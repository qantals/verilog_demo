==> flow/design.v <==
module full_flag_ptr #(
    parameter DEEPWID = 3
)(
    input [DEEPWID:0] wr_addr,
    input [DEEPWID:0] rd_addr,
    input [DEEPWID-1:0] cfg_almost_full,
    output full,
    output almost_full
);
    wire diff_round;
    assign diff_round = (wr_addr[DEEPWID] ^ rd_addr[DEEPWID]);
    wire [DEEPWID:0] full_gap;
    assign full_gap = diff_round ? 
        (rd_addr[DEEPWID-1:0] - wr_addr[DEEPWID-1:0]) :
        (rd_addr[DEEPWID-1:0] + 2**DEEPWID - wr_addr[DEEPWID-1:0]);
    assign almost_full = (full_gap <= {1'b0, cfg_almost_full});
    assign full = (full_gap == 0);
endmodule
module empty_flag_ptr #(
    parameter DEEPWID = 3
)(
    input [DEEPWID:0] wr_addr,
    input [DEEPWID:0] rd_addr,
    input [DEEPWID-1:0] cfg_almost_empty,
    output empty,
    output almost_empty,
    output [DEEPWID:0] fifo_num
);
    wire diff_round;
    assign diff_round = (wr_addr[DEEPWID] ^ rd_addr[DEEPWID]);
    wire [DEEPWID:0] empty_gap;
    assign empty_gap = diff_round ? 
        (wr_addr[DEEPWID-1:0] + 2**DEEPWID - rd_addr[DEEPWID-1:0]) :
        (wr_addr[DEEPWID-1:0] - rd_addr[DEEPWID-1:0]);
    assign almost_empty = (empty_gap <= {1'b0, cfg_almost_empty});
    assign empty = (empty_gap == 0);
    assign fifo_num = empty_gap;
endmodule
module fe_flag_cnt #(
    parameter DEEPWID = 3
)(
    input clk,
    input rst_n,
    input ram_wr_en,
    input ram_rd_en,
    input [DEEPWID-1:0] cfg_almost_full,
    input [DEEPWID-1:0] cfg_almost_empty,
    output full,
    output empty,
    output almost_full,
    output almost_empty,
    output [DEEPWID:0] fifo_num
);
    reg [DEEPWID:0] data_vld_cnt;
    always @(posedge clk, negedge rst_n) begin
        if(~rst_n)
            data_vld_cnt <= 0;
        else if(~(ram_wr_en & ram_rd_en)) begin
            if(ram_wr_en)
                data_vld_cnt <= data_vld_cnt + 1;
            else if(ram_rd_en)
                data_vld_cnt <= data_vld_cnt - 1;
        end
    end
    assign full = (data_vld_cnt == 2**DEEPWID);
    assign almost_full = (data_vld_cnt >= 2 ** DEEPWID - cfg_almost_full);
    assign empty = (data_vld_cnt == 0);
    assign almost_empty = (data_vld_cnt <= 0 + cfg_almost_empty);
    assign fifo_num = data_vld_cnt;
endmodule
module rd_data_vld_m (
    input clk,
    input rst_n,
    input ram_rd_en,
    output rd_data_vld
);
    reg rd_data_vld_reg;
    always @(posedge clk, negedge rst_n) begin
        if(~rst_n)
            rd_data_vld_reg <= 1'b0;
        else if(ram_rd_en)
            rd_data_vld_reg <= 1'b1;
        else
            rd_data_vld_reg <= 1'b0;
    end
    assign rd_data_vld = rd_data_vld_reg;
endmodule
module simple_dual_port_ram_sync #(
    parameter DATA_WIDTH = 8,
    parameter ADDR_WIDTH = 7     
) (
    input clka,
    input clkb,
    input rst_n,
    input wena,
    input renb,
    input [ADDR_WIDTH-1:0] waddra,
    input [ADDR_WIDTH-1:0] raddrb,
    input [DATA_WIDTH-1:0] dina,
    output [DATA_WIDTH-1:0] doutb
);
    reg [DATA_WIDTH-1:0] mem [2**ADDR_WIDTH-1:0];
    always @(posedge clka) begin
        if(wena)
            mem[waddra] <= dina;
    end
    reg [DATA_WIDTH-1:0] doutb_reg;
    always @(posedge clkb, negedge rst_n) begin
        if(~rst_n)
            doutb_reg <= 0;
        else if(renb)
            doutb_reg <= mem[raddrb];
    end
    assign doutb = doutb_reg;
endmodule
module sync_fifo #(
    parameter DEEPWID = 3,
    parameter BITWID = 5
)(
    input clk,rst_n,
    input wr_en,
    input rd_en,
    input [BITWID-1:0] wr_data,
    output [BITWID-1:0] rd_data,
    input [DEEPWID-1:0] cfg_almost_full,
    input [DEEPWID-1:0] cfg_almost_empty,
    output rd_data_vld,
    output full,
    output empty,
    output almost_full,
    output almost_empty,
    output [DEEPWID:0] fifo_num
);
    wire ram_wr_en;
    wire ram_rd_en;
    wire [DEEPWID:0] wr_addr;    
    wire [DEEPWID:0] rd_addr;    
    simple_dual_port_ram_sync #(
        .DATA_WIDTH(BITWID),
        .ADDR_WIDTH(DEEPWID)
    ) u_ram (
        .clka(clk),
        .clkb(clk),
        .rst_n(rst_n),
        .wena(ram_wr_en),
        .renb(ram_rd_en),
        .waddra(wr_addr[DEEPWID-1:0]),
        .raddrb(rd_addr[DEEPWID-1:0]),
        .dina(wr_data),
        .doutb(rd_data)
    );
    wr_rd_ctrl #(
        .DEEPWID(DEEPWID)
    ) u_wr_ctrl (
        .clk(clk),
        .rst_n(rst_n),
        .en(wr_en),
        .fe_flag(full),
        .ram_en(ram_wr_en),
        .addr(wr_addr)
    );
    wr_rd_ctrl #(
        .DEEPWID(DEEPWID)
    ) u_rd_ctrl (
        .clk(clk),
        .rst_n(rst_n),
        .en(rd_en),
        .fe_flag(empty),
        .ram_en(ram_rd_en),
        .addr(rd_addr)
    );
    full_flag_ptr #(
        .DEEPWID(DEEPWID)
    ) u_full_flag_ptr (
        .wr_addr(wr_addr),
        .rd_addr(rd_addr),
        .cfg_almost_full(cfg_almost_full),
        .full(full),
        .almost_full(almost_full)
    );
    empty_flag_ptr #(
        .DEEPWID(DEEPWID)
    ) u_empty_flag_ptr (
        .wr_addr(wr_addr),
        .rd_addr(rd_addr),
        .cfg_almost_empty(cfg_almost_empty),
        .empty(empty),
        .almost_empty(almost_empty),
        .fifo_num(fifo_num)
    );
    rd_data_vld_m u_rd_data_vld_m(
        .clk(clk),
        .rst_n(rst_n),
        .ram_rd_en(ram_rd_en),
        .rd_data_vld(rd_data_vld)
    );
endmodule
module wr_rd_ctrl #(
    parameter DEEPWID = 3
)(
    input clk,
    input rst_n,
    input en,
    input fe_flag,   
    output ram_en,
    output [DEEPWID:0] addr    
);
    assign ram_en = en & ~fe_flag;
    reg [DEEPWID:0] addr_reg;
    always @(posedge clk, negedge rst_n) begin
        if(~rst_n)
            addr_reg <= 0;
        else if(ram_en)
            addr_reg <= addr_reg + 1; 
    end
    assign addr = addr_reg;
endmodule
* Tool chain data of sync_fifo
The steps from the RTL of sync_fifo to its reports follow in flow order. Lines are those of the file above, counted from 1. Operators carry their Yosys type and port widths (W data, S select, Z words). Library cell names are shortened. A cell with -- has no value.
Design: top sync_fifo, clock port clk, cell library sky130hd, library corner tt_025C_1v80

* Word level
Counts by Yosys on the flattened word-level netlist (proc, flatten, opt, wreduce; memories kept). Register bits leave out memories and registers merged into their read ports (data or address); mux counts leave out enables and synchronous resets folded into registers. Print and check cells are left out. Cells with the same type and inputs are merged into one. Yosys's memory passes give these memory sizes; they may raise the number of words (mostly to a power of two), join words into wider ones and drop unused or constant bits.
Bit counts: register bits 9, input bits 15, memories kept 1, output and inout port bits 14, word-level cells 28, bits in writable memories 40, word width x clocked read ports 5
Operators by class: muxes and demuxes 6, bitwise logic cells 5, order comparisons 2, reductions and logical operators 3, $add $sub $neg 8
Memory list:
- u_ram.mem | depth 8, width 5, read ports 1, write ports 1, line 102 | reg [DATA_WIDTH-1:0] mem [2**ADDR_WIDTH-1:0];
Operators by type and width (number):
- $sub A3 B3 Y4 | 2
- $add A3 B4 Y4 const B | 2
- $add A4 B1 Y4 const B | 2
- $sub A4 B3 Y4 | 2
- $le A4 B3 Y1 | 2
- $logic_not A4 Y1 | 2
- $mux W4 | 2
- $mux W5 | 1
- $mux W3 | 1
- $and A1 B1 Y1 | 2
- $not A1 Y1 | 2
- $mux W1 | 2
- $xor A1 B1 Y1 | 1
- $logic_not A1 Y1 | 1

* Longest topological paths
Yosys ltp: most cells in a row. Word level: on the elaborated netlist, between registers, memories and ports. Mapped: between sequential cells and ports; inverters and the memories' decode and read muxes count.
Logic depth: depth in word-level cells 7, ABC_AREA 0, mapped depth 10, mapped depth without buffers 9

* After synthesis
Source: synth_stat.txt of the flow (Yosys; design flattened, memories mapped). It holds for the ABC_AREA given above (unset counts as 0); a run with the other value may have another netlist. Totals and module areas in this step are rounded.
Cells by type (number):
- edfxtp_1 | 40
- dfrtp_1 | 14
- mux4_2 | 10
- ha_1 | 14
- mux2_4 | 6
- nand2_1 | 21
- inv_1 | 16
- fa_1 | 2
- xnor2_1 | 4
- xor2_2 | 2
- a21oi_1 | 6
- nor3_1 | 6
- xor2_1 | 3
- buf_6 | 2
- nor3_4 | 1
- o21ai_4 | 1
- xnor2_2 | 1
- a21o_1 | 2
Not listed: further types 17, cells in them 23.
Mapped netlist: flip-flops 54, chip area (Yosys) 0.00261 mm2, cells in the netlist 174, sequential part of the area 0.00155 mm2, buffer cells 6
The figures by module come from a second, unflattened synthesis with its own total; it is not the netlist above.
Unflattened totals: cells (unflattened synthesis) 182, area (unflattened synthesis) 0.00257 mm2
Rows give one instance, submodules left out.
By module:
- simple_dual_port_ram_sync | area 0.00177 mm2, seq. area 0.00133 mm2, cells 105, instances 1
- wr_rd_ctrl (DEEPWID=3) | area 0.000181 mm2, seq. area 0.0001 mm2, cells 13, instances 2
- full_flag_ptr (DEEPWID=3) | area 0.000208 mm2, seq. area 0 mm2, cells 25, instances 1
- empty_flag_ptr (DEEPWID=3) | area 0.000201 mm2, seq. area 0 mm2, cells 25, instances 1
- rd_data_vld_m | area 0.000025 mm2, seq. area 0.000025 mm2, cells 1, instances 1
- sync_fifo | area 0 mm2, seq. area 0 mm2, cells 0, instances 1

* Timing after synthesis
Path of least setup slack by OpenSTA after synthesis, without wires, with an ideal clock, recovery checks aside; 20% of the period is set as input and as output delay. Where synthesis merged equal registers, the netlist keeps one of their names.
Path after synthesis: path type reg-to-output, start register u_rd_ctrl.addr_reg[0], end output almost_full, required time 3.344 ns, arrival 2.299 ns, launch time at the first pin 0.000 ns, clock period 4.18 ns, path buffers 1, stages on the path 11, setup slack 1.045 ns, output delay 0.836 ns, path delay 2.299 ns, synthesis period reached 3.135 ns
"path delay" = arrival - input delay + setup time. A path that ends at an output port has no setup time. "stages on the path" counts driving pins, that of a launching flip-flop among them; a cell with two outputs on the path counts twice. "synthesis period reached" is the clock period less the worst setup slack; recovery checks do not enter. This is arithmetic on one report: input and output delays are still those of the set period (20% each). The rows between start and end are the longest chain of elaborated cells between them; the timing report does not say that the signal goes this way. Where chains are equally long, one stands for them. Each line given opens the expression or statement behind the cell; cells for indexed reads and writes are added by Yosys, which also makes memories of some case tables.
On the way, after synthesis: cells stage by stage dfrtp_1 clkbuf_1 inv_1 ha_1 inv_1 fa_1 ha_1 a21o_1 a21oi_1 a31oi_1 nor3_1, length of the longest elaborated chain 4, elaborated cells between the ends (all ways) 5, RTL lines with such cells 4, those cells by class add/sub (3); compare (1); mux (1)
Ends and longest elaborated chain, after synthesis:
- from (decl) | line 209 | reg [DEEPWID:0] addr_reg;
- from (assign) | line 212 | addr_reg <= 0;
- from (assign) | line 214 | addr_reg <= addr_reg + 1;
- $add A3 B4 Y4 | line 15 | (rd_addr[DEEPWID-1:0] + 2**DEEPWID - wr_addr[DEEPWID-1:0]);
- $sub A4 B3 Y4 | line 15
- $mux W4 | line 13 | assign full_gap = diff_round ?
- $le A4 B3 Y1 | line 16 | assign almost_full = (full_gap <= {1'b0, cfg_almost_full});
- to (decl) | line 130 | output almost_full,

* Worst path after layout
From the final timing report of run 1: the path of least setup slack in the routed layout; clock arrival at registers is part of the times.
Path post-layout: path type reg-to-output, start register u_rd_ctrl.addr_reg[0], end output almost_full, setup slack 0.38 ns, output delay 0.90 ns, required time 3.58 ns, launch time at the first pin 0.29 ns, arrival 3.21 ns, path buffers 1, stages on the path 11, clock period 4.48 ns
The rows between start and end are the longest chain of elaborated cells between them; the timing report does not say that the signal goes this way. Where chains are equally long, one stands for them.
On the way, post-layout: cells stage by stage dfrtp_1 inv_1 ha_1 inv_1 fa_1 ha_1 a21o_1 a21oi_1 a31oi_1 nor3_1 clkdlybuf4s50_1, length of the longest elaborated chain 4, elaborated cells between the ends (all ways) 5, RTL lines with such cells 4, those cells by class add/sub (3); compare (1); mux (1)
Ends and longest elaborated chain, post-layout:
- from (decl) | line 209 | reg [DEEPWID:0] addr_reg;
- from (assign) | line 212 | addr_reg <= 0;
- from (assign) | line 214 | addr_reg <= addr_reg + 1;
- $add A3 B4 Y4 | line 15 | (rd_addr[DEEPWID-1:0] + 2**DEEPWID - wr_addr[DEEPWID-1:0]);
- $sub A4 B3 Y4 | line 15
- $mux W4 | line 13 | assign full_gap = diff_round ?
- $le A4 B3 Y1 | line 16 | assign almost_full = (full_gap <= {1'b0, cfg_almost_full});
- to (decl) | line 130 | output almost_full,

FLOW RESULTS
============

Below are 2 stored runs of the flow (Yosys, OpenROAD; platform sky130hd) on sync_fifo, each with its settings and what was measured, unordered. Constraints: input delay and output delay 20% of the set period each, output load 0.01 pF.
"period reached" = clock period - worst setup slack. The figure is calculated, with input and output delays left at 20% of the set period.
"time used up by the worst setup path" = time allowed to the worst setup path (clock period - input delay - output delay, where it has them) - its slack; a late launch clock adds to it, a late capture clock takes from it.
"total power of the final layout" rests on the timing tool's default activity at the inputs, not on a simulated workload.
The measured numbers are rounded.

[run 1] flow files
==> flow/run.sh <==
#!/bin/bash
# the make line also repeats the synthesis and layout settings of config.mk as NAME=value (left out here)
make -C /OpenROAD-flow-scripts/flow DESIGN_CONFIG=/design/flow/config.mk WORK_HOME=/design/flow/orfs CLKGATE_MAP_FILE= finish
==> flow/config.mk <==
export PLATFORM = sky130hd
export DESIGN_NAME = sync_fifo
export DESIGN_NICKNAME = sync_fifo
export VERILOG_FILES = /design/flow/design.v
export SDC_FILE = /design/flow/constraint.sdc
export NUM_CORES = 4
export LEC_CHECK = 0
export ABC_AREA = 0
export CAP_MARGIN = 10
export CELL_PAD_IN_SITES_GLOBAL_PLACEMENT = 2
export CORE_MARGIN = 2
export CORE_UTILIZATION = 29
export CTS_CLUSTER_DIAMETER = 101
export CTS_CLUSTER_SIZE = 82
export PLACE_DENSITY_LB_ADDON = 0.1
export SLEW_MARGIN = 20
export TNS_END_PERCENT = 45
==> flow/constraint.sdc <==
create_clock -name core_clock -period 4.48 [get_ports {clk}]
set_input_delay 0.8960 -clock core_clock [delete_from_list [all_inputs] [get_ports {clk}]]
set_output_delay 0.8960 -clock core_clock [all_outputs]
set_load 0.01 [all_outputs]

[run 1] result: time used up by the worst setup path 3.21 ns; worst setup path kind reg-to-output; total die area 0.00979 mm2; total power of the final layout 2530 µW; area of the standard cells in the finished layout 0.00312 mm2; netlist area reported by Yosys 0.00261 mm2; setup slack of the worst path 0.377 ns; utilization after layout 0.358; period reached 4.103 ns; smallest hold slack 0.522 ns

[run 2] flow files
==> flow/run.sh <==
#!/bin/bash
# the make line also repeats the synthesis and layout settings of config.mk as NAME=value (left out here)
make -C /OpenROAD-flow-scripts/flow DESIGN_CONFIG=/design/flow/config.mk WORK_HOME=/design/flow/orfs CLKGATE_MAP_FILE= finish
==> flow/config.mk <==
export PLATFORM = sky130hd
export DESIGN_NAME = sync_fifo
export DESIGN_NICKNAME = sync_fifo
export VERILOG_FILES = /design/flow/design.v
export SDC_FILE = /design/flow/constraint.sdc
export NUM_CORES = 4
export LEC_CHECK = 0
export CAP_MARGIN = 20
export CELL_PAD_IN_SITES_GLOBAL_PLACEMENT = 1
export CORE_MARGIN = 2
export CORE_UTILIZATION = 34
export HOLD_SLACK_MARGIN = 0.1
export MAX_ROUTING_LAYER = met4
export PLACE_DENSITY_LB_ADDON = 0.15
export SETUP_SLACK_MARGIN = 0.42
export SLEW_MARGIN = 20
export TNS_END_PERCENT = 40
==> flow/constraint.sdc <==
create_clock -name core_clock -period 3.5 [get_ports {clk}]
set_input_delay 0.7000 -clock core_clock [delete_from_list [all_inputs] [get_ports {clk}]]
set_output_delay 0.7000 -clock core_clock [all_outputs]
set_load 0.01 [all_outputs]

[run 2] result: period reached 3.132 ns; netlist area reported by Yosys 0.00261 mm2; area of the standard cells in the finished layout 0.00324 mm2; total die area 0.00841 mm2; utilization after layout 0.441; setup slack of the worst path 0.368 ns; total power of the final layout 3390 µW; smallest hold slack 0.516 ns; time used up by the worst setup path 2.43 ns; worst setup path kind reg-to-output
